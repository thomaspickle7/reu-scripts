==> flow/design.v <==
module AXI4StreamMaster (
    clock,
    resetn,
    TDATA, TLAST, TID, TDEST, TVALID, TREADY,
    S_AXI_AWADDR, S_AXI_AWPROT, S_AXI_AWVALID, S_AXI_AWREADY,
    S_AXI_WDATA, S_AXI_WSTRB, S_AXI_WVALID, S_AXI_WREADY,
    S_AXI_BRESP, S_AXI_BVALID, S_AXI_BREADY,
    S_AXI_ARADDR, S_AXI_ARPROT, S_AXI_ARVALID, S_AXI_ARREADY,
    S_AXI_RDATA, S_AXI_RRESP, S_AXI_RVALID, S_AXI_RREADY
);
parameter STREAM_DATA_WIDTH  = 32;
parameter STREAM_ID_WIDTH    = 2;
parameter C_S_AXI_DATA_WIDTH = 32;
parameter C_S_AXI_ADDR_WIDTH = 5;
localparam STREAM_DATA_BYTES = (STREAM_DATA_WIDTH/8);
localparam ADDR_CONTROL_REG  = 5'h00;
localparam ADDR_STATUS_REG   = 5'h04;
localparam ADDR_NUM_BYTES_REG = 5'h10;
localparam ADDR_DEST_REG     = 5'h14;
input  logic [C_S_AXI_ADDR_WIDTH-1:0]   S_AXI_AWADDR;
input  logic [2:0]                          S_AXI_AWPROT;
input  logic                                S_AXI_AWVALID;
output logic                                S_AXI_AWREADY;
input  logic [C_S_AXI_DATA_WIDTH-1:0]   S_AXI_WDATA;
input  logic [C_S_AXI_DATA_WIDTH/8-1:0] S_AXI_WSTRB;
input  logic                                S_AXI_WVALID;
output logic                                S_AXI_WREADY;
output logic [1:0]                          S_AXI_BRESP;
output logic                                S_AXI_BVALID;
input  logic                                S_AXI_BREADY;
input  logic [C_S_AXI_ADDR_WIDTH-1:0]   S_AXI_ARADDR;
input  logic [2:0]                          S_AXI_ARPROT;
input  logic                                S_AXI_ARVALID;
output logic                                S_AXI_ARREADY;
output logic [C_S_AXI_DATA_WIDTH-1:0]   S_AXI_RDATA;
output logic [1:0]                          S_AXI_RRESP;
output logic                                S_AXI_RVALID;
input  logic                                S_AXI_RREADY;
input  logic                                clock;
input  logic                                resetn;
output logic [STREAM_DATA_WIDTH-1:0]   TDATA;
output logic                                TLAST;
output logic [STREAM_ID_WIDTH-1:0]     TID;
output logic [1:0]                          TDEST;
output logic                                TVALID;
input  logic                                TREADY;
logic [C_S_AXI_DATA_WIDTH-1:0] reg_control;
logic [C_S_AXI_DATA_WIDTH-1:0] reg_status;
logic [C_S_AXI_DATA_WIDTH-1:0] reg_num_bytes;
logic [C_S_AXI_DATA_WIDTH-1:0] reg_dest;
logic [C_S_AXI_ADDR_WIDTH-1:0]   axi_awaddr_reg;
logic                            axi_wready_reg;
logic [C_S_AXI_ADDR_WIDTH-1:0]   axi_araddr_reg;
logic [C_S_AXI_DATA_WIDTH-1:0]   axi_rdata_reg;
assign S_AXI_BRESP = 2'b0;
assign S_AXI_RRESP = 2'b0;
assign S_AXI_AWREADY = !axi_wready_reg;  
assign S_AXI_WREADY  = axi_wready_reg;   
always_ff @(posedge clock) begin
    if (!resetn) begin
        axi_awaddr_reg <= '0;
        axi_wready_reg <= 1'b0;
        S_AXI_BVALID   <= 1'b0;
        reg_control    <= '0;
        reg_num_bytes  <= '0;
        reg_dest       <= '0;
    end else begin
        if (S_AXI_AWVALID && S_AXI_AWREADY) begin
            axi_awaddr_reg <= S_AXI_AWADDR;
            axi_wready_reg <= 1'b1;
        end else if (S_AXI_WVALID && S_AXI_WREADY) begin
            axi_wready_reg <= 1'b0;
        end
        if (S_AXI_WVALID && S_AXI_WREADY) begin
            S_AXI_BVALID <= 1'b1;
            case (axi_awaddr_reg)
                ADDR_CONTROL_REG:   reg_control   <= S_AXI_WDATA;
                ADDR_NUM_BYTES_REG: reg_num_bytes <= S_AXI_WDATA;
                ADDR_DEST_REG:      reg_dest      <= S_AXI_WDATA;
            endcase
        end else if (S_AXI_BREADY && S_AXI_BVALID) begin
            S_AXI_BVALID <= 1'b0;
        end
    end
end
assign S_AXI_ARREADY = !S_AXI_RVALID;  
always_ff @(posedge clock) begin
    if (!resetn) begin
        S_AXI_RVALID  <= 1'b0;
        axi_rdata_reg <= '0;
    end else begin
        if (S_AXI_ARVALID && S_AXI_ARREADY) begin
            S_AXI_RVALID   <= 1'b1;  
            case(S_AXI_ARADDR)
                ADDR_CONTROL_REG:   axi_rdata_reg <= reg_control;
                ADDR_STATUS_REG:    axi_rdata_reg <= reg_status;
                ADDR_NUM_BYTES_REG: axi_rdata_reg <= reg_num_bytes;
                ADDR_DEST_REG:      axi_rdata_reg <= reg_dest;
                default:            axi_rdata_reg <= '0;
            endcase
        end else if (S_AXI_RREADY && S_AXI_RVALID) begin
            S_AXI_RVALID  <= 1'b0;
        end
    end
end
assign S_AXI_RDATA = axi_rdata_reg;
logic start_transfer;
logic transfer_in_progress;
logic [31:0] data_counter;
always_ff @(posedge clock) begin
    if(!resetn) begin
        start_transfer <= 1'b0;
    end else begin
        if (S_AXI_WVALID && S_AXI_WREADY && (axi_awaddr_reg == ADDR_CONTROL_REG) && S_AXI_WDATA[0]) begin
            start_transfer <= 1'b1;
        end else begin
            start_transfer <= 1'b0;
        end
    end
end
always_ff @(posedge clock) begin
    if (!resetn) begin
        transfer_in_progress <= 1'b0;
    end else begin
        if (start_transfer) begin
            transfer_in_progress <= 1'b1;
        end else if (TLAST && TREADY) begin
            transfer_in_progress <= 1'b0;
        end
    end
end
always_ff @(posedge clock) begin
    if (!resetn) begin
        data_counter <= '0;
    end else if (start_transfer) begin
        data_counter <= '0;
    end else if (transfer_in_progress && TVALID && TREADY) begin
        data_counter <= data_counter + 1;
    end
end
assign TVALID = transfer_in_progress;
assign TDATA  = data_counter;  
assign TLAST  = (transfer_in_progress) && (data_counter == (reg_num_bytes / STREAM_DATA_BYTES) - 1'b1);
assign TDEST  = reg_dest[1:0];
assign TID    = '0;  
always_comb begin
    reg_status = '0;  
    reg_status[0] = transfer_in_progress;  
end
endmodule
# ---- From RTL to reports: AXI4StreamMaster
# The steps from the RTL of AXI4StreamMaster to its reports follow in flow order.
# Lines are those of the file above, counted from 1.
# Cell names lack the library's common part.
# Not given: --
dict set report design {
  top_module {AXI4StreamMaster}
  clk_port {clock}
  cell_library {sky130hd}
  lib_corner {tt_025C_1v80}
}

# ---- After elaboration
# Yosys after proc, flatten, opt, wreduce and memory -nomap, before mapping. Memory bits, and registers merged into a memory's read port (data or address), are not among the register bits. Print and check cells are not counted. Equal cells are merged and count once.
dict set report classes {
  add_sub_neg 2
  n_eq 6
  muxes 10
  logic 1
  reduce_and_logical 22
}
# op count
set op_table {}
lappend op_table {{case mux 32 bit (select 4 bit)} 1}
lappend op_table {{adder 32 x 1 -> 32 bit (second input constant)} 1}
lappend op_table {{equality test 32 bit} 1}
lappend op_table {{subtractor 30 x 1 -> 31 bit (second input constant)} 1}
lappend op_table {{equality test 5 bit (second input constant)} 4}
lappend op_table {{logical AND 1 bit} 10}
lappend op_table {{logical NOT 5 bit} 2}
lappend op_table {{two-way mux 1 bit} 9}
lappend op_table {{nonzero test 2 bit} 4}
lappend op_table {{AND reduction 2 bit} 3}
lappend op_table {{equality test 5 x 3 -> 1 bit (second input constant)} 1}
lappend op_table {{logical NOT 1 bit} 2}
lappend op_table {{OR reduction 2 bit} 1}
lappend op_table {{NOT 1 bit} 1}
dict set report word_totals {
  regBits 170
  input_bits 60
  output_inout_bits 79
  elab_cells 52
}

# ---- Longest topological paths
# Yosys ltp: most cells in a row. Word level: on the elaborated netlist, between registers, memories and ports. Mapped: between sequential cells and ports; inverters and the memories' decode and read muxes count.
dict set report depth {
  ltp_word 6
  abc_area 0
  depth_mapped 10
  mapped_depth_nobuf 9
}

# ---- After synthesis
# Source: synth_stat.txt of the flow (Yosys; design flattened, memories mapped). It holds for the ABC_AREA given above (unset counts as 0); a run with the other value may have another netlist.
# type count area_total_um2
set types {}
lappend types {dfxtp_1 170 3.4E+03}
lappend types {nand2_1 248 930.893}
lappend types {a21boi_0 98 735.706}
lappend types {mux2_2 29 326.563}
lappend types {xnor2_1 31 271.51}
lappend types {xor2_1 31 271.51}
lappend types {a22oi_1 33 247.738}
lappend types {clkbuf_1 60 225.216}
lappend types {o21ai_0 43 215.206}
lappend types {and2_1 33 206.448}
lappend types {nor2_1 46 172.666}
lappend types {nand3_1 21 105.101}
lappend types {and3_1 15 93.84}
lappend types {nor3_1 17 85.082}
lappend types {nor2b_1 13 81.328}
lappend types {or3_1 12 75.072}
lappend types {buf_4 9 67.565}
lappend types {nand4_1 10 62.56}
# Not listed: further types 46, cells in them 109.
dict set report synth_totals {
  stdcells 1028
  yosys_area_um2 8434.3
  seqArea_um2 3403.3
  ffs 170
  buffers 73
}

# ---- Path before layout
# OpenSTA on the mapped netlist: ideal clock, no wires. The path of least setup slack (recovery checks aside). Input and output delay are each 20% of the period. Register names are those of the netlist, which keeps one name where synthesis merged equal registers.
dict set report synth_path {
  path_type {flip-flop to output port}
  start {reg reg_num_bytes[2]}
  end {out TLAST}
  clock_period_ps 4270
  output_delay_ps 854
  launch_ps 0
  t_arrival_ps 2544
  t_required_ps 3416
  slack_ps 872
  delay_ps 2544
  driving_pins 10
  n_path_buf 0
  period_less_setup_slack_ps 3398
}
# "delay_ps" = arrival - input delay + setup time.
# A path that ends at an output port has no setup time.
# "driving_pins" counts driving pins, that of a launching flip-flop among them; a cell with two outputs on the path counts twice.
# "period_less_setup_slack_ps" is the clock period less the worst setup slack; recovery checks do not enter. This is arithmetic on one report: input and output delays are still those of the set period (20% each).
# The rows between start and end are the longest chain of elaborated cells between them; the timing report does not say that the signal goes this way. Where chains are equally long, one stands for them.
# A line is the first line of the expression or statement that the cell stems from. Yosys adds cells for indexed reads and writes and turns some case tables into memories.
dict set report synth_via {
  path_cell_list {dfxtp_1 inv_1 ha_1 nor3b_1 nand4_1 or3_1 a221oi_1 o2111a_1 nand4_1 nor4_1}
  elab_chain_cells 3
  cells_between 3
  lines_between 1
  classes_between {add/sub (1); eq/ne (1); reduce/logical (1)}
}
# element line
set synth_lines {}
lappend synth_lines {{start: declaration} 49} ;# logic [C_S_AXI_DATA_WIDTH-1:0] reg_num_bytes;
lappend synth_lines {{start: assignment} 65} ;# reg_num_bytes  <= '0;
lappend synth_lines {{start: assignment} 78} ;# ADDR_NUM_BYTES_REG: reg_num_bytes <= S_AXI_WDATA;
lappend synth_lines {{subtractor 30 x 1 -> 31 bit} 143} ;# assign TLAST  = (transfer_in_progress) && (data_counter == (reg_num_bytes / STREAM_DATA_BYTES) - 1'b1);
lappend synth_lines {{equality test 32 bit} 143}
lappend synth_lines {{logical AND 1 bit} 143}
lappend synth_lines {{end: declaration} 42} ;# output logic                                TLAST;

# ---- Worst path after layout
# From the final timing report of job 1: the path of least setup slack in the routed layout; clock arrival at registers is part of the times.
# The report prints the path's times to 10 ps; the period is as set.
dict set report layout_path {
  path_type {flip-flop to output port}
  start {reg reg_num_bytes[4]}
  end {out TLAST}
  clock_period_ps 3520
  output_delay_ps 700
  launch_ps 410
  t_arrival_ps 2770
  t_required_ps 2820
  slack_ps 40
  driving_pins 9
  n_path_buf 1
}
# The rows between start and end are the longest chain of elaborated cells between them; the timing report does not say that the signal goes this way. Where chains are equally long, one stands for them.
dict set report layout_via {
  path_cell_list {dfxtp_1 or4_4 nor4_2 a22oi_1 a221oi_2 o2111a_1 nand4_1 nor4_2 buf_2}
  elab_chain_cells 3
  cells_between 3
  lines_between 1
  classes_between {add/sub (1); eq/ne (1); reduce/logical (1)}
}
# element line
set layout_lines {}
lappend layout_lines {{start: declaration} 49} ;# logic [C_S_AXI_DATA_WIDTH-1:0] reg_num_bytes;
lappend layout_lines {{start: assignment} 65} ;# reg_num_bytes  <= '0;
lappend layout_lines {{start: assignment} 78} ;# ADDR_NUM_BYTES_REG: reg_num_bytes <= S_AXI_WDATA;
lappend layout_lines {{subtractor 30 x 1 -> 31 bit} 143} ;# assign TLAST  = (transfer_in_progress) && (data_counter == (reg_num_bytes / STREAM_DATA_BYTES) - 1'b1);
lappend layout_lines {{equality test 32 bit} 143}
lappend layout_lines {{logical AND 1 bit} 143}
lappend layout_lines {{end: declaration} 42} ;# output logic                                TLAST;

# Record of 2 stored runs of the RTL-to-layout flow on AXI4StreamMaster, platform sky130hd. The runs are unordered. Constraints: input delay and output delay 20% of the set period each, output load 0.01 pF.
# "achieved_period_ps" means the clock period less the worst setup slack. The figure is calculated, with input and output delays left at 20% of the set period.
# By "critical_path_time_ps" is meant the share of the clock period that the worst setup path is allowed (20% is reserved at inputs, 20% at outputs), minus its slack. Clock arrival times at its registers enter into it.
# "power_w" rests on the timing tool's default activity at the inputs, not on a simulated workload.
# "critical_path_time_ps" is given in steps of 10 ps.
run="job 1" settings period_ns=3.52 SETUP_SLACK_MARGIN=0.78 CAP_MARGIN=20 CORE_MARGIN=2 CORE_UTILIZATION=40 SLEW_MARGIN=20
run="job 1" results final_die_area_um2=22263.6 critical_path_time_ps=2770 worst_setup_path_type="flip-flop to output port" hold_worst_slack_ps=459 finalUtil_frac=0.52 achieved_period_ps=3478 power_w=0.004087 fin_tns_ps=0 setup_worst_slack_ps=42 yosys.chip_area_um2=8434.3 cell_area_final_um2=10864.2
run="job 2" settings period_ns=3.66 CORE_UTILIZATION=28 PLACE_DENSITY=0.73 CELL_PAD_IN_SITES_GLOBAL_PLACEMENT=2 CELL_PAD_IN_SITES_DETAIL_PLACEMENT=0 ABC_AREA=1 CAP_MARGIN=40 CORE_MARGIN=2 SLEW_MARGIN=20
run="job 2" results final_die_area_um2=30735.3 critical_path_time_ps=2650 worst_setup_path_type="flip-flop to output port" hold_worst_slack_ps=454 finalUtil_frac=0.362 achieved_period_ps=3380 power_w=0.004147 fin_tns_ps=0 setup_worst_slack_ps=280 yosys.chip_area_um2=8217.9 cell_area_final_um2=10427.5
