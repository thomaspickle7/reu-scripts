==> flow/design.v <==
`timescale 1ns / 1ps
module AXI4StreamMaster_APB (
    PCLK,
    PRESETn,
    TDATA,
    TLAST,
    TID,
    TDEST,
    TVALID,
    TREADY,
    PSEL,
    PENABLE,
    PWRITE,
    PADDR,
    PWDATA,
    PRDATA,
    PREADY,
    PSLVERR
);
parameter STREAM_DATA_WIDTH = 32;
parameter STREAM_ID_WIDTH   = 2;
localparam STREAM_DATA_BYTES = (STREAM_DATA_WIDTH/8);
parameter C_APB_DATA_WIDTH = 32;
parameter C_APB_ADDR_WIDTH = 5;
localparam ADDR_CONTROL_REG   = 5'h00;
localparam ADDR_STATUS_REG    = 5'h04;
localparam ADDR_NUM_BYTES_REG = 5'h10;
localparam ADDR_DEST_REG      = 5'h14;
input  logic                        PCLK;
input  logic                        PRESETn;
output logic [STREAM_DATA_WIDTH-1:0] TDATA;
output logic                         TLAST;
output logic [STREAM_ID_WIDTH-1:0]   TID;
output logic [1:0]                   TDEST;
output logic                         TVALID;
input  logic                         TREADY;
input  logic                        PSEL;
input  logic                        PENABLE;
input  logic                        PWRITE;
input  logic [C_APB_ADDR_WIDTH-1:0] PADDR;
input  logic [C_APB_DATA_WIDTH-1:0] PWDATA;
output logic [C_APB_DATA_WIDTH-1:0] PRDATA;
output logic                        PREADY;
output logic                        PSLVERR;
logic [C_APB_DATA_WIDTH-1:0] reg_control;
logic [C_APB_DATA_WIDTH-1:0] reg_status;
logic [C_APB_DATA_WIDTH-1:0] reg_num_bytes;
logic [C_APB_DATA_WIDTH-1:0] reg_dest;
logic                        start_pulse;
wire clock  = PCLK;
wire resetn = PRESETn;
wire apb_access = PSEL && PENABLE;
always_ff @(posedge clock or negedge resetn) begin
    if (!resetn) begin reg_control <= '0; reg_num_bytes <= '0; reg_dest <= '0; end
    else if (apb_access && PWRITE) begin
        case (PADDR)
            ADDR_CONTROL_REG:   reg_control   <= PWDATA;
            ADDR_NUM_BYTES_REG: reg_num_bytes <= PWDATA;
            ADDR_DEST_REG:      reg_dest      <= PWDATA;
            default:;
        endcase
    end
end
always_comb begin
    case(PADDR)
        ADDR_CONTROL_REG:   PRDATA = reg_control;
        ADDR_STATUS_REG:    PRDATA = reg_status;
        ADDR_NUM_BYTES_REG: PRDATA = reg_num_bytes;
        ADDR_DEST_REG:      PRDATA = reg_dest;
        default:            PRDATA = '0;
    endcase
end
assign PREADY = 1'b1;
assign PSLVERR = 1'b0;
assign start_pulse = apb_access && PWRITE && (PADDR == ADDR_CONTROL_REG) && PWDATA[0];
typedef enum logic [1:0] { IDLE, STREAM_DATA, STREAM_LAST } state_t;
state_t current_state, next_state;
logic [31:0] data_reg;
logic [23:0] transfer_counter;
wire [23:0] transfers_in_packet = reg_num_bytes[23:0] / STREAM_DATA_BYTES;
wire transfer_fire = TVALID & TREADY;
assign TDATA = data_reg;
assign TLAST = (current_state == STREAM_LAST);
always_ff @(posedge clock or negedge resetn) begin
    if (!resetn) current_state <= IDLE;
    else current_state <= next_state;
end
always_comb begin
    next_state = current_state;
    case (current_state)
        IDLE: if (start_pulse) begin
            if (transfers_in_packet > 1) next_state = STREAM_DATA;
            else if (transfers_in_packet == 1) next_state = STREAM_LAST;
            else next_state = IDLE;  
        end
        STREAM_DATA: if (transfer_fire && (transfer_counter == transfers_in_packet - 2)) begin
            next_state = STREAM_LAST;
        end
        STREAM_LAST: if (transfer_fire) begin
            next_state = IDLE;
        end
    endcase
end
always_ff @(posedge clock or negedge resetn) begin
    if (!resetn) begin
        data_reg <= 32'b0;
        transfer_counter <= '0;
        TVALID <= 1'b0;
        TDEST <= 2'b0;
        reg_status <= '0;
    end else begin
        if (start_pulse) begin
            TDEST <= reg_dest[1:0];
            data_reg <= 32'b0;
            transfer_counter <= '0;
        end
        TVALID <= (current_state == STREAM_DATA || current_state == STREAM_LAST);
        reg_status[0] <= (current_state != IDLE) || start_pulse;
        if (transfer_fire) begin
            data_reg <= data_reg + 1;
            if (transfer_counter == transfers_in_packet - 1) begin
                transfer_counter <= '0;
            end else begin
                transfer_counter <= transfer_counter + 1;
            end
        end
    end
end
assign TID = '0;
endmodule
* Step by step through the tools: AXI4StreamMaster_APB
What the tools print for AXI4StreamMaster_APB, step after step.
Line numbers count from 1 in the design file above.
Library cell names are shortened.
Not given: n/a
- Design top :: AXI4StreamMaster_APB
- Clock port :: PCLK
- Cell library :: sky130hd
- Corner :: tt_025C_1v80

* After elaboration
Counts by Yosys on the flattened word-level netlist (proc, flatten, opt, wreduce; memories kept). Register bits leave out memories and registers merged into their read ports (data or address). Print and check cells are left out. Cells with the same type and inputs are merged into one.
- Bits in registers :: 158
- Input bits :: 43
- Output and inout port bits :: 72
- Word-level cells :: 54
- Add/subtract/negate cells :: 4
- Order comparisons :: 1
- Eq/ne operators :: 11
- Mux-type cells :: 12
- Bitwise operators :: 1
- Reductions and logical operators :: 16
** Operator list (count)
- 32-bit parallel mux with 4-bit select :: 1
- 24-bit two-way mux :: 3
- 24-bit by 32-bit equality test with 1-bit output :: 2
- 32-bit two-way mux :: 2
- 32-bit by 1-bit adder with 32-bit output with constant B :: 1
- 24-bit by 1-bit adder with 24-bit output with constant B :: 1
- 22-bit by 1-bit subtractor with 23-bit output with constant B :: 1
- 22-bit by 2-bit subtractor with 23-bit output with constant B :: 1
- 22-bit by 1-bit greater-than comparator with 1-bit output with constant B :: 1
- 22-bit by 1-bit equality test with 1-bit output with constant B :: 1
- 5-bit equality test with constant B :: 2
- 2-bit two-way mux :: 5
- 2-bit != test with constant B :: 3
- 2-bit AND reduction :: 3
- 2-bit parallel mux with 3-bit select :: 1
- 1-bit logical AND :: 5
- 5-bit by 3-bit equality test with 1-bit output with constant B :: 1
- 5-bit zero test :: 1
- 2-bit nonzero test :: 2
- 4-bit AND reduction :: 1
- 3-bit nonzero test :: 1
- 1-bit logical OR :: 2
- 2-bit by 1-bit equality test with 1-bit output with constant B :: 1
- 2-bit equality test with constant B :: 1
- 2-bit zero test :: 1
- 1-bit bitwise AND :: 1

* Longest topological paths
Depth = most cells in a row (Yosys ltp): at word level without a register or memory, in the mapped netlist without a sequential cell, where the memories' decode and read muxes count.
- Word-level depth :: 6
- ABC_AREA :: 0
- Gate-level depth with buffers :: 14
- Depth with buffers taken out :: 10

* Synthesis result
Source: synth_stat.txt of the flow (Yosys; design flattened, memories mapped). It holds for the ABC_AREA given above (unset counts as 0); a run with the other value may have another netlist.
** Cells by type
- dfrtp_1 :: count 158, area in all 3.95E+03 µm²
- mux2_2 :: count 120, area in all 1.35E+03 µm²
- a22oi_1 :: count 34, area in all 255.245 µm²
- nand2_1 :: count 67, area in all 251.491 µm²
- o21ai_0 :: count 49, area in all 245.235 µm²
- nor2_1 :: count 64, area in all 240.23 µm²
- nand3_1 :: count 47, area in all 235.226 µm²
- a31oi_1 :: count 36, area in all 225.216 µm²
- clkbuf_1 :: count 51, area in all 191.434 µm²
- xnor2_1 :: count 21, area in all 183.926 µm²
- xor2_1 :: count 18, area in all 157.651 µm²
- and3_1 :: count 21, area in all 131.376 µm²
- ha_1 :: count 10, area in all 125.12 µm²
- nand4_1 :: count 19, area in all 118.864 µm²
- or3_1 :: count 19, area in all 118.864 µm²
- a21oi_1 :: count 14, area in all 70.067 µm²
- nor3_1 :: count 14, area in all 70.067 µm²
- o31ai_1 :: count 9, area in all 67.565 µm²
Other cell types: 43; their cells: 131.
- Cell count :: 902
- Mapped area :: 9011.1 µm²
- Sequential area :: 3953.8 µm²
- Flip-flop cells :: 158
- Buffers :: 66

* Path before layout
OpenSTA on the mapped netlist: ideal clock, no wires. The path of least setup slack (recovery checks aside). Input and output delay are each 20% of the period. Register names are those of the netlist, which keeps one name where synthesis merged equal registers.
- Path type :: input to output
- Start :: input PADDR[2]
- End :: output PRDATA[10]
- Clock period :: 4.47 ns
- Input delay :: 0.894 ns
- External output delay :: 0.894 ns
- Time at the first pin :: 0.894 ns
- Data arrival time :: 2.156 ns
- Data required time :: 3.576 ns
- Setup slack :: 1.420 ns
- Delay of the path :: 1.262 ns
- Stages :: 5
- Path buffers :: 2
- Period reached after synthesis :: 3.05 ns
"delay of the path" is the arrival time less input delay plus setup time.
A path that ends at an output port has no setup time.
"stages" counts driving pins, that of a launching flip-flop among them; a cell with two outputs on the path counts twice.
"period reached after synthesis" is the clock period less the worst setup slack; recovery checks do not enter. This is arithmetic on one report: input and output delays are still those of the set period (20% each).
Between the ends stands the longest chain of elaborated cells between them, by number of cells; it is not shown to be the way that was timed. Of several equally long chains one is given.
Each line given opens the expression or statement behind the cell; cells for indexed reads and writes are added by Yosys, which also makes memories of some case tables.
- Cells stage by stage :: clkbuf_1 > clkbuf_1 > mux2_2 > a22oi_1 > nor2_1
- Length of the longest elaborated chain :: 2
- Elaborated cells on any way between the ends :: 5
- Those cells by class :: eq/ne: 3; mux: 1; reduce/logical: 1
** RTL lines, path after synthesis
- start: declaration :: RTL line 40 : input  logic [C_APB_ADDR_WIDTH-1:0] PADDR;
- 5-bit equality test :: RTL line 65 : case(PADDR)
- 32-bit parallel mux with 4-bit select :: RTL line 65
- end: declaration :: RTL line 42 : output logic [C_APB_DATA_WIDTH-1:0] PRDATA;

* Timing after layout
From the final timing report of flow run 1: the path of least setup slack in the routed layout; clock arrival at registers is part of the times.
- Path type :: register to register
- Start :: register reg_num_bytes[8]
- End :: register transfer_counter[19]
- Clock period :: 1.77 ns
- Setup time :: 0.08 ns
- Time at the first pin :: 0.46 ns
- Data arrival time :: 3.33 ns
- Data required time :: 2.14 ns
- Setup slack :: -1.19 ns
- Stages :: 15
- Path buffers :: 6
Between the ends stands the longest chain of elaborated cells between them, by number of cells; it is not shown to be the way that was timed. Of several equally long chains one is given.
A register here has more assigning lines than the two given.
- Cells stage by stage :: dfrtp_1 > buf_6 > or3_4 > nor4_4 > buf_6 > buf_6 > buf_6 > a211oi_4 > a41oi_2 > a211oi_2 > and4_4 > buf_6 > buf_8 > or3_1 > a31oi_1
- Length of the longest elaborated chain :: 4
- Elaborated cells on any way between the ends :: 4
- Source lines of those cells :: 2
- Those cells by class :: add/sub: 1; eq/ne: 1; mux: 2
** RTL lines, path post-layout
- start: declaration :: RTL line 47 : logic [C_APB_DATA_WIDTH-1:0] reg_num_bytes;
- start: assignment :: RTL line 54 : if (!resetn) begin reg_control <= '0; reg_num_bytes <= '0; reg_dest <= '0; end
- start: assignment :: RTL line 58 : ADDR_NUM_BYTES_REG: reg_num_bytes <= PWDATA;
- 22-bit by 1-bit subtractor with 23-bit output :: RTL line 121 : if (transfer_counter == transfers_in_packet - 1) begin
- 24-bit by 32-bit equality test with 1-bit output :: RTL line 121
- 24-bit two-way mux :: RTL line 121
- 24-bit two-way mux :: RTL line 119 : if (transfer_fire) begin
- end: assignment :: RTL line 122 : transfer_counter <= '0;
- end: assignment :: RTL line 124 : transfer_counter <= transfer_counter + 1;
- end: declaration :: RTL line 79 : logic [23:0] transfer_counter;

Wiki page: AXI4StreamMaster_APB / flow data

Top module AXI4StreamMaster_APB; platform sky130hd; tools Yosys and OpenROAD; 2 stored runs in no particular order. Input and output delays are each 20% of the period that was set; the output load is 0.01 pF.
"period achieved" is the run's clock period less its worst setup slack. It is reckoned from that one timing run; input and output delays stay at 20% of the period that was set.
"time used up by the worst setup path" is the time allowed to the run's worst setup path (the clock period less input and output delay, where it has them) less its slack. Clock arrival times count: a late capture clock shortens it, a late launch clock lengthens it.
"total power of the final layout" is the tool's figure for a default switching activity; nothing was simulated.

* Flow run 1
** Files
==> flow/run.sh <==
#!/bin/bash
# the make line also repeats the synthesis and layout settings of config.mk as NAME=value (left out here)
make -C /OpenROAD-flow-scripts/flow DESIGN_CONFIG=/design/flow/config.mk WORK_HOME=/design/flow/orfs CLKGATE_MAP_FILE= finish
==> flow/config.mk <==
export PLATFORM = sky130hd
export DESIGN_NAME = AXI4StreamMaster_APB
export DESIGN_NICKNAME = AXI4StreamMaster_APB
export VERILOG_FILES = /design/flow/design.v
export SDC_FILE = /design/flow/constraint.sdc
export NUM_CORES = 4
export LEC_CHECK = 0
export CAP_MARGIN = 30
export CELL_PAD_IN_SITES_DETAIL_PLACEMENT = 1
export CORE_ASPECT_RATIO = 0.59
export CORE_MARGIN = 9
export CORE_UTILIZATION = 23
export GPL_ROUTABILITY_DRIVEN = 1
export GPL_TIMING_DRIVEN = 0
export MIN_ROUTING_LAYER = met1
export PLACE_DENSITY_LB_ADDON = 0.06
export SLEW_MARGIN = 20
==> flow/constraint.sdc <==
create_clock -name core_clock -period 1.77 [get_ports {PCLK}]
set_input_delay 0.3540 -clock core_clock [delete_from_list [all_inputs] [get_ports {PCLK}]]
set_output_delay 0.3540 -clock core_clock [all_outputs]
set_load 0.01 [all_outputs]
** Results
- Utilization of the finished layout :: 36.0%
- Time used up by the worst setup path :: 2.96 ns
- Type of the worst setup path :: register to register
- Worst setup slack after layout :: -1.189 ns
- Sum of negative setup slack :: -34.929 ns
- Period achieved :: 2.959 ns
- Area inside the die boundary :: 46878.3 µm²
- Standard-cell area after layout :: 13850.8 µm²
- Total power of the final layout :: 11890 uW
- Post-synthesis cell area :: 9011.1 µm²

* Flow run 2
** Files
==> flow/run.sh <==
#!/bin/bash
# the make line also repeats the synthesis and layout settings of config.mk as NAME=value (left out here)
make -C /OpenROAD-flow-scripts/flow DESIGN_CONFIG=/design/flow/config.mk WORK_HOME=/design/flow/orfs CLKGATE_MAP_FILE= finish
==> flow/config.mk <==
export PLATFORM = sky130hd
export DESIGN_NAME = AXI4StreamMaster_APB
export DESIGN_NICKNAME = AXI4StreamMaster_APB
export VERILOG_FILES = /design/flow/design.v
export SDC_FILE = /design/flow/constraint.sdc
export NUM_CORES = 4
export LEC_CHECK = 0
export ABC_AREA = 1
export CAP_MARGIN = 20
export CORE_ASPECT_RATIO = 1.71
export CORE_MARGIN = 10
export CORE_UTILIZATION = 63
export CTS_CLUSTER_SIZE = 71
export GPL_ROUTABILITY_DRIVEN = 1
export MAX_ROUTING_LAYER = met5
export MIN_ROUTING_LAYER = met1
export PLACE_DENSITY_LB_ADDON = 0.1
export SETUP_SLACK_MARGIN = 0.99
export SLEW_MARGIN = 25
==> flow/constraint.sdc <==
create_clock -name core_clock -period 4.11 [get_ports {PCLK}]
set_input_delay 0.8220 -clock core_clock [delete_from_list [all_inputs] [get_ports {PCLK}]]
set_output_delay 0.8220 -clock core_clock [all_outputs]
set_load 0.01 [all_outputs]
** Results
- Utilization of the finished layout :: 77.7%
- Time used up by the worst setup path :: 1.39 ns
- Type of the worst setup path :: input to output
- Worst setup slack after layout :: 1.078 ns
- Sum of negative setup slack :: 0.000 ns
- Period achieved :: 3.032 ns
- Area inside the die boundary :: 20091.2 µm²
- Standard-cell area after layout :: 11136.9 µm²
- Total power of the final layout :: 4774 uW
- Post-synthesis cell area :: 9242.6 µm²
